==> flow/design.v <==
module BB(
    input clk,
    input rst_n,
    input in_valid,
    input [1:0] inning,    
    input half,            
    input [2:0] action,    
    output reg out_valid,   
    output reg [7:0] score_A,   
    output reg [7:0] score_B,   
    output reg [1:0] result     
);
parameter IDLE = 2'd0, GUEST = 2'd2, HOME = 2'd3, OUT = 2'd1;
reg [1:0] cs, ns;  
reg home_win_check;  
reg home_win_assure;  
reg base1, base2, base3;  
reg base1_ns, base2_ns, base3_ns;  
reg [3:0] score_A_temp, score_A_temp_ns;  
reg [2:0] score_B_temp, score_B_temp_ns;  
reg [2:0] score_temp;  
wire change_of_sides;
wire hit_and_run;
reg [1:0] out_num, out_num_ns;
    always @(posedge clk or negedge rst_n) begin
        if(~rst_n)  cs <= IDLE;
        else        cs <= ns;
    end
    always @(*) begin
        case (cs)
            IDLE    : ns = in_valid       ? GUEST : cs;
            GUEST   : ns = half           ? HOME  : cs;
            HOME    : ns = in_valid       ? (half ? HOME : GUEST) : OUT;
            OUT     : ns = IDLE;
            default : ns = IDLE; 
        endcase
    end
    always @(*) begin
        if(ns == IDLE)
            home_win_check = 0;
        else if(inning == 'd3 & change_of_sides & score_B_temp > score_A_temp)
            home_win_check = 1;
        else
            home_win_check = home_win_assure;
    end
    always @(posedge clk) begin
            home_win_assure <= home_win_check; 
    end
    assign hit_and_run = out_num=='d2;
    assign change_of_sides = out_num_ns=='d3;
    always @(posedge clk) begin
        out_num <= change_of_sides ? 0 : out_num_ns; 
    end
    always @(*) begin
        out_num_ns = 0;
        if (in_valid) begin
            case (action)
                3'd5:out_num_ns = out_num + 1'b1;
                3'd6:out_num_ns = hit_and_run ? 2'd3 : out_num + 1'b1 + base1;
                3'd7:out_num_ns = out_num + 1'b1; 
                default: out_num_ns = out_num;
            endcase
        end 
    end
    always @(*) begin
        base1_ns = 0;
        case (ns)
            GUEST: begin
                if(change_of_sides)begin
                    base1_ns = 0;
                end else begin
                    case (action)
                        3'd0: base1_ns = 1;
                        3'd1: base1_ns = 1;
                        3'd7: base1_ns = base1;
                    endcase
                end
            end 
            HOME: begin
                if(change_of_sides)begin
                    base1_ns = 0;
                end else begin
                    case (action)
                        3'd0: base1_ns = 1;
                        3'd1: base1_ns = 1;
                        3'd7: base1_ns = base1;
                    endcase
                end
            end
        endcase
    end
    always @(*) begin
        base2_ns = 0;
        case (ns)
            GUEST: begin
                if(change_of_sides)begin
                    base2_ns = 0;
                end else begin
                    case (action)
                        3'd0: base2_ns = base1 ? 1 : base2;
                        3'd1: base2_ns = hit_and_run ? 0 : base1;
                        3'd2: base2_ns = 1;
                        3'd5: base2_ns = base1;
                        3'd7: base2_ns = base2;
                    endcase
                end
            end
            HOME: begin
                if(change_of_sides)begin
                    base2_ns = 0;
                end else begin
                    case (action)
                        3'd0: base2_ns = base1 ? 1 : base2;
                        3'd1: base2_ns = hit_and_run ? 0 : base1;
                        3'd2: base2_ns = 1;
                        3'd5: base2_ns = base1;
                        3'd7: base2_ns = base2;
                    endcase
                end
            end
        endcase
    end
    always @(*) begin
        base3_ns = 0;
        case (ns)
            GUEST: begin
                if(change_of_sides)begin
                    base3_ns = 0;
                end else begin
                    case (action)
                        3'd0: base3_ns = (base1 & base2) ? 1 : base3;
                        3'd1: base3_ns = out_num[1] ? base1 : base2;
                        3'd2: base3_ns = !hit_and_run ? base1 : 0;
                        3'd3: base3_ns = 1;
                        3'd4: base3_ns = 0;
                        3'd5: base3_ns = base2;
                        3'd6: base3_ns = base2;
                    endcase
                end
            end
            HOME: begin
                if(change_of_sides)begin
                    base3_ns = 0;
                end else begin
                    case (action)
                        3'd0: base3_ns = (base1 & base2) ? 1 : base3;
                        3'd1: base3_ns = out_num[1] ? base1 : base2;
                        3'd2: base3_ns = !hit_and_run ? base1 : 0;
                        3'd3: base3_ns = 1;
                        3'd4: base3_ns = 0;
                        3'd5: base3_ns = base2;
                        3'd6: base3_ns = base2;
                    endcase
                end
            end
        endcase
    end
    always @(posedge clk) begin
        base1 <= base1_ns;
        base2 <= base2_ns;
        base3 <= base3_ns;
    end
always @(*) begin
    score_temp = 1'b0;
    case (ns)
        GUEST: begin
            case (action)
                3'd0: score_temp = base1&base2&base3;
                3'd1: score_temp = hit_and_run ? base3 + base2         : base3 ? 1 : 0;
                3'd2: score_temp = hit_and_run ? base3 + base2 + base1 : base3 + base2;
                3'd3: score_temp = base3 + base2 + base1;
                3'd4: score_temp = base3 + base2 + base1 + 1'b1;
                3'd5: score_temp = base3 ? 1 : 0;
                3'd6: score_temp = change_of_sides ? 1'b0 : base3;   
                3'd7: score_temp = hit_and_run ? 1'b0 : base3;
            endcase
        end
        HOME: begin
            case (action)
                3'd0: score_temp = base1&base2&base3;
                3'd1: score_temp = hit_and_run ? base3 + base2         : base3 ? 1 : 0;
                3'd2: score_temp = hit_and_run ? base3 + base2 + base1 : base3 + base2;
                3'd3: score_temp = base3 + base2 + base1;
                3'd4: score_temp = base3 + base2 + base1 + 1'b1;
                3'd5: score_temp = base3 ? 1 : 0;
                3'd6: score_temp = change_of_sides ? 1'b0 : base3;   
                3'd7: score_temp = hit_and_run ? 1'b0 : base3;
            endcase
        end
    endcase
end
wire [3:0]score_sel;
assign score_sel = (ns==GUEST ? score_A_temp : score_B_temp) + score_temp;
always @(*) begin
    score_A_temp_ns = score_A_temp;
    case (ns)
        IDLE :score_A_temp_ns = 1'b0; 
        GUEST:score_A_temp_ns = score_sel;
    endcase
end
always @(*) begin
    score_B_temp_ns = score_B_temp;
    case (ns)
        IDLE : score_B_temp_ns = 1'b0;
        HOME : score_B_temp_ns = home_win_assure ? score_B_temp : score_sel;
    endcase
end
always @(posedge clk) begin
    score_A_temp <= score_A_temp_ns;
    score_B_temp <= score_B_temp_ns;
end
always @(*) begin
    if(cs == OUT)
        out_valid = 1'b1;
    else
        out_valid = 1'b0;
end
always @(*) begin
    if(out_valid)begin
        score_A = score_A_temp;
        score_B = score_B_temp;
    end
    else begin
        score_A = 'd0;
        score_B = 'd0;
    end
end
always @(*) begin
    if(out_valid)begin
        if(score_A < score_B)
            result = 'd1;
        else if(score_A > score_B)
            result = 'd0;
        else
            result = 'd2; 
    end
    else
        result = 'd0;
end
endmodule
==> Reports on BB <==
The steps from the RTL of BB to its reports follow in flow order.
Lines are those of the file above, counted from 1.
Operators: Yosys type, input widths -> output width; for muxes data width and select width s.
Cell names lack the library's common part.
{ "design": {"top_module": "BB", "clk_port": "clk", "cell_library": "sky130hd", "lib_corner": "tt_025C_1v80"} }

==> Word level <==
Counts by Yosys on the flattened word-level netlist (proc, flatten, opt, wreduce; memories kept). Register bits leave out memories and registers merged into their read ports (data or address). Print and check cells are left out.
{ "bits": {"regBits": 15, "latch_bits": 0, "ramBits": 0, "romBits": 0, "clocked_rd_ports_x_width": 0, "memories": 0, "input_bits": 9, "out_inout_bits": 19, "word_cells": 87} }
{ "classes": {"n_addsub": 7, "mul": 0, "div_mod_pow": 0, "compare": 3, "eq_ne": 18, "shifts": 0, "muxes": 32, "n_logic": 7, "n_reduce_logical": 12} }
{ "ops": {"columns": ["cell", "count"], "rows": [
  ["$pmux 3 s8", 1],
  ["$mux 2", 8],
  ["$mux 3", 5],
  ["$eq 2x2->1 const B", 7],
  ["$eq 3x3->1 const B", 4],
  ["$reduce_or 2->1", 5],
  ["$pmux 1 s5", 2],
  ["$mux 1", 9],
  ["$gt 8x8->1", 1],
  ["$lt 8x8->1", 1],
  ["$pmux 4 s2", 1],
  ["$pmux 2 s4", 1],
  ["$mux 4", 2],
  ["$ne 2x2->1 const B", 3],
  ["$eq 3x2->1 const B", 2],
  ["$pmux 3 s2", 1],
  ["$and 1x1->1", 5],
  ["$add 1x1->2", 2],
  ["$logic_not 2->1", 2],
  ["$reduce_and 2->1", 2],
  ["$reduce_bool 2->1", 2],
  ["$gt 3x4->1", 1],
  ["$add 4x3->4", 1],
  ["$pmux 2 s2", 1],
  ["$add 2x1->3", 1],
  ["$add 3x1->3 const B", 1],
  ["$eq 3x1->1 const B", 1],
  ["$logic_not 3->1", 1]
]} }
Not listed: further kinds 5, cells in them 6.

==> Depth <==
Longest topological path by Yosys (ltp), each cell counted once; first at word level (registers and memories cut), then after technology mapping (sequential cells cut; the memories' decode and read muxes count).
{ "logic_depth": {"ltp_word": 12, "ABC_AREA": 0, "depth_mapped": 12, "mapped_depth_nobuf": 12} }

==> Mapped cells and area <==
Yosys stat after the flow's synthesis: flattened, memories mapped to cells. It holds for the ABC_AREA given above (unset counts as 0); a run with the other value may have another netlist.
The area totals of this step are shown rounded.
{ "synth_totals": {"stdcells": 188, "mapped_area_um2": 1560, "sequential_area_um2": 431.7, "ff_cells": 17, "buffers": 16} }
{ "types": {"columns": ["cell_type", "count", "type_area_um2"], "rows": [
  ["edfxtp_1", 7, 210.202],
  ["ha_1", 14, 175.168],
  ["dfxtp_1", 6, 120.115],
  ["dfrtp_1", 3, 75.072],
  ["buf_4", 9, 67.565],
  ["nor2_1", 18, 67.565],
  ["o21ai_0", 13, 65.062],
  ["nand2_1", 17, 63.811],
  ["fa_1", 3, 60.058],
  ["inv_1", 15, 56.304],
  ["a21oi_1", 11, 55.053],
  ["nor2b_1", 8, 50.048],
  ["nand3_1", 7, 35.034],
  ["buf_6", 3, 33.782],
  ["and2_1", 5, 31.28],
  ["dfstp_2", 1, 26.275],
  ["nor3_1", 5, 25.024],
  ["a21o_1", 3, 22.522]
]} }
Other cell types: 30; their cells: 40.

==> Timing after synthesis <==
OpenSTA on the mapped netlist: ideal clock, no wires. The path of least setup slack (recovery checks aside). Input and output delay are each 20% of the period. Register names are those of the netlist, which keeps one name where synthesis merged equal registers.
{ "synth_timing": {"path_type": "reg2reg", "from": "register base1", "to": "register (no name shown)", "period_ns": 4.15, "setup_ns": 0.261, "launch_ns": 0.000, "arrival_time_ns": 3.050, "t_required_ns": 3.889, "setup_slack_ns": 0.839, "delay_ns": 3.311, "stages": 11, "n_path_buf": 0, "period_less_setup_slack_ns": 3.311} }
"delay_ns" = arrival - input delay + setup time.
"stages": output pins that drive a net of the path, with the launching flip-flop's if there is one; two outputs of one cell count as two.
"period_less_setup_slack_ns" = period - worst setup slack (recovery checks aside). The figure is calculated, with input and output delays left at 20% of the set period.
The rows between start and end are the longest chain of elaborated cells between them; the timing report does not say that the signal goes this way. Where chains are equally long, one stands for them.
A line is the first line of the expression or statement that the cell stems from. Yosys adds cells for indexed reads and writes and turns some case tables into memories.
{ "synth_via": {"path_cell_list": "dfxtp_1 fa_1 inv_1 fa_1 or4_1 a311oi_1 ha_1 a21o_1 a21oi_1 xor2_1 nor2_1", "elab_chain_cells": 10, "cells_between": 15, "cone_classes": "add/sub (4); eq/ne (1); mux (8); logic (2)"} }
{ "synth_rtl": {"columns": ["element", "line_no", "source"], "rows": [
  ["start: declaration", 17, "reg base1, base2, base3;"],
  ["start: assignment", 159, "base1 <= base1_ns;"],
  ["$add 2x1->2", 59, "3'd6:out_num_ns = hit_and_run ? 2'd3 : out_num + 1'b1 + base1;"],
  ["$mux 2", 59, null],
  ["$pmux 2 s2", 57, "case (action)"],
  ["$mux 2", 56, "if (in_valid) begin"],
  ["$eq 2x2->1", 50, "assign change_of_sides = out_num_ns=='d3;"],
  ["$mux 1", 186, null],
  ["$pmux 3 s8", 179, "case (action)"],
  ["$mux 3", 165, "case (ns)"],
  ["$add 4x3->4", 193, null],
  ["$pmux 4 s2", 196, "case (ns)"],
  ["end: assignment", 209, null],
  ["end: declaration", 19, null]
]} }

==> Timing after layout <==
From the final timing report of run 1: the path of least setup slack in the routed layout; clock arrival at registers is part of the times.
{ "layout_timing": {"path_type": "reg2reg", "from": "register base3", "to": "register (no name shown)", "period_ns": 3.84, "setup_ns": 0.24, "launch_ns": 0.26, "arrival_time_ns": 3.44, "t_required_ns": 3.86, "setup_slack_ns": 0.42, "stages": 11, "n_path_buf": 0} }
The rows between start and end are the longest chain of elaborated cells between them; the timing report does not say that the signal goes this way. Where chains are equally long, one stands for them.
{ "layout_via": {"path_cell_list": "dfxtp_1 fa_1 inv_1 fa_1 or4_1 a311oi_1 ha_1 a21o_1 a21oi_1 xor2_1 nor2_1", "elab_chain_cells": 7, "cells_between": 14, "cone_classes": "add/sub (5); mux (8); logic (1)"} }
{ "layout_rtl": {"columns": ["element", "line_no", "source"], "rows": [
  ["start: declaration", 17, "reg base1, base2, base3;"],
  ["start: assignment", 161, "base3 <= base3_ns;"],
  ["$add 1x1->2", 184, null],
  ["$add 2x1->3", 184, null],
  ["$add 3x1->3", 184, null],
  ["$pmux 3 s8", 179, "case (action)"],
  ["$mux 3", 165, "case (ns)"],
  ["$add 4x3->4", 193, null],
  ["$pmux 4 s2", 196, "case (ns)"],
  ["end: assignment", 209, null],
  ["end: declaration", 19, null]
]} }

==> runs of BB <==
Measured results for BB: 2 stored runs of the Yosys and OpenROAD flow on sky130hd. The settings differ; the order carries no meaning. The constraints put input and output delay at 20% of the set period each and load the outputs with 0.01 pF.
"period_reached_ns" is the run's clock period less its worst setup slack. It is reckoned from that one timing run; input and output delays stay at 20% of the period that was set.
By "timing.worst_path_ns" is meant the share of the clock period that the worst setup path is allowed (20% is reserved at inputs, 20% at outputs), minus its slack. Clock arrival times at its registers enter into it.
"totalPower_mw" is the tool's figure for a default switching activity; nothing was simulated.
Values from the reports are rounded here.

Run 1
==> flow/run.sh <==
#!/bin/bash
# the make line also repeats the synthesis and layout settings of config.mk as NAME=value (left out here)
make -C /OpenROAD-flow-scripts/flow DESIGN_CONFIG=/design/flow/config.mk WORK_HOME=/design/flow/orfs CLKGATE_MAP_FILE= finish
==> flow/config.mk <==
export PLATFORM = sky130hd
export DESIGN_NAME = BB
export DESIGN_NICKNAME = BB
export VERILOG_FILES = /design/flow/design.v
export SDC_FILE = /design/flow/constraint.sdc
export NUM_CORES = 4
export LEC_CHECK = 0
export CAP_MARGIN = 20
export CORE_MARGIN = 2
export CORE_UTILIZATION = 40
export SLEW_MARGIN = 20
==> flow/constraint.sdc <==
create_clock -name core_clock -period 3.84 [get_ports {clk}]
set_input_delay 0.7680 -clock core_clock [delete_from_list [all_inputs] [get_ports {clk}]]
set_output_delay 0.7680 -clock core_clock [all_outputs]
set_load 0.01 [all_outputs]

==> results of run 1, as JSON <==
{
  "ys_area_um2": 1560,
  "die_um2": 4416,
  "final_cell_area_um2": 1823,
  "setup_worst_slack_ns": 0.422,
  "final_setup_tns_ns": 0.000,
  "totalPower_mw": 0.3918,
  "period_reached_ns": 3.418,
  "timing.worst_path_ns": 3.42,
  "timing.worst_path_kind": "reg2reg"
}

Run 2
==> flow/run.sh <==
#!/bin/bash
# the make line also repeats the synthesis and layout settings of config.mk as NAME=value (left out here)
make -C /OpenROAD-flow-scripts/flow DESIGN_CONFIG=/design/flow/config.mk WORK_HOME=/design/flow/orfs CLKGATE_MAP_FILE= finish
==> flow/config.mk <==
export PLATFORM = sky130hd
export DESIGN_NAME = BB
export DESIGN_NICKNAME = BB
export VERILOG_FILES = /design/flow/design.v
export SDC_FILE = /design/flow/constraint.sdc
export NUM_CORES = 4
export LEC_CHECK = 0
export CAP_MARGIN = 35
export CELL_PAD_IN_SITES_DETAIL_PLACEMENT = 2
export CELL_PAD_IN_SITES_GLOBAL_PLACEMENT = 0
export CORE_ASPECT_RATIO = 0.69
export CORE_MARGIN = 2
export CORE_UTILIZATION = 23
export CTS_CLUSTER_DIAMETER = 199
export CTS_CLUSTER_SIZE = 42
export GPL_ROUTABILITY_DRIVEN = 1
export GPL_TIMING_DRIVEN = 0
export MIN_ROUTING_LAYER = met1
export PLACE_DENSITY_LB_ADDON = 0.12
export SETUP_SLACK_MARGIN = 0.84
export SLEW_MARGIN = 20
==> flow/constraint.sdc <==
create_clock -name core_clock -period 2.84 [get_ports {clk}]
set_input_delay 0.5680 -clock core_clock [delete_from_list [all_inputs] [get_ports {clk}]]
set_output_delay 0.5680 -clock core_clock [all_outputs]
set_load 0.01 [all_outputs]

==> results of run 2, as JSON <==
{
  "ys_area_um2": 1560,
  "die_um2": 7470,
  "final_cell_area_um2": 2240,
  "setup_worst_slack_ns": -0.336,
  "final_setup_tns_ns": -1.243,
  "totalPower_mw": 0.5583,
  "period_reached_ns": 3.176,
  "timing.worst_path_ns": 3.18,
  "timing.worst_path_kind": "reg2reg"
}
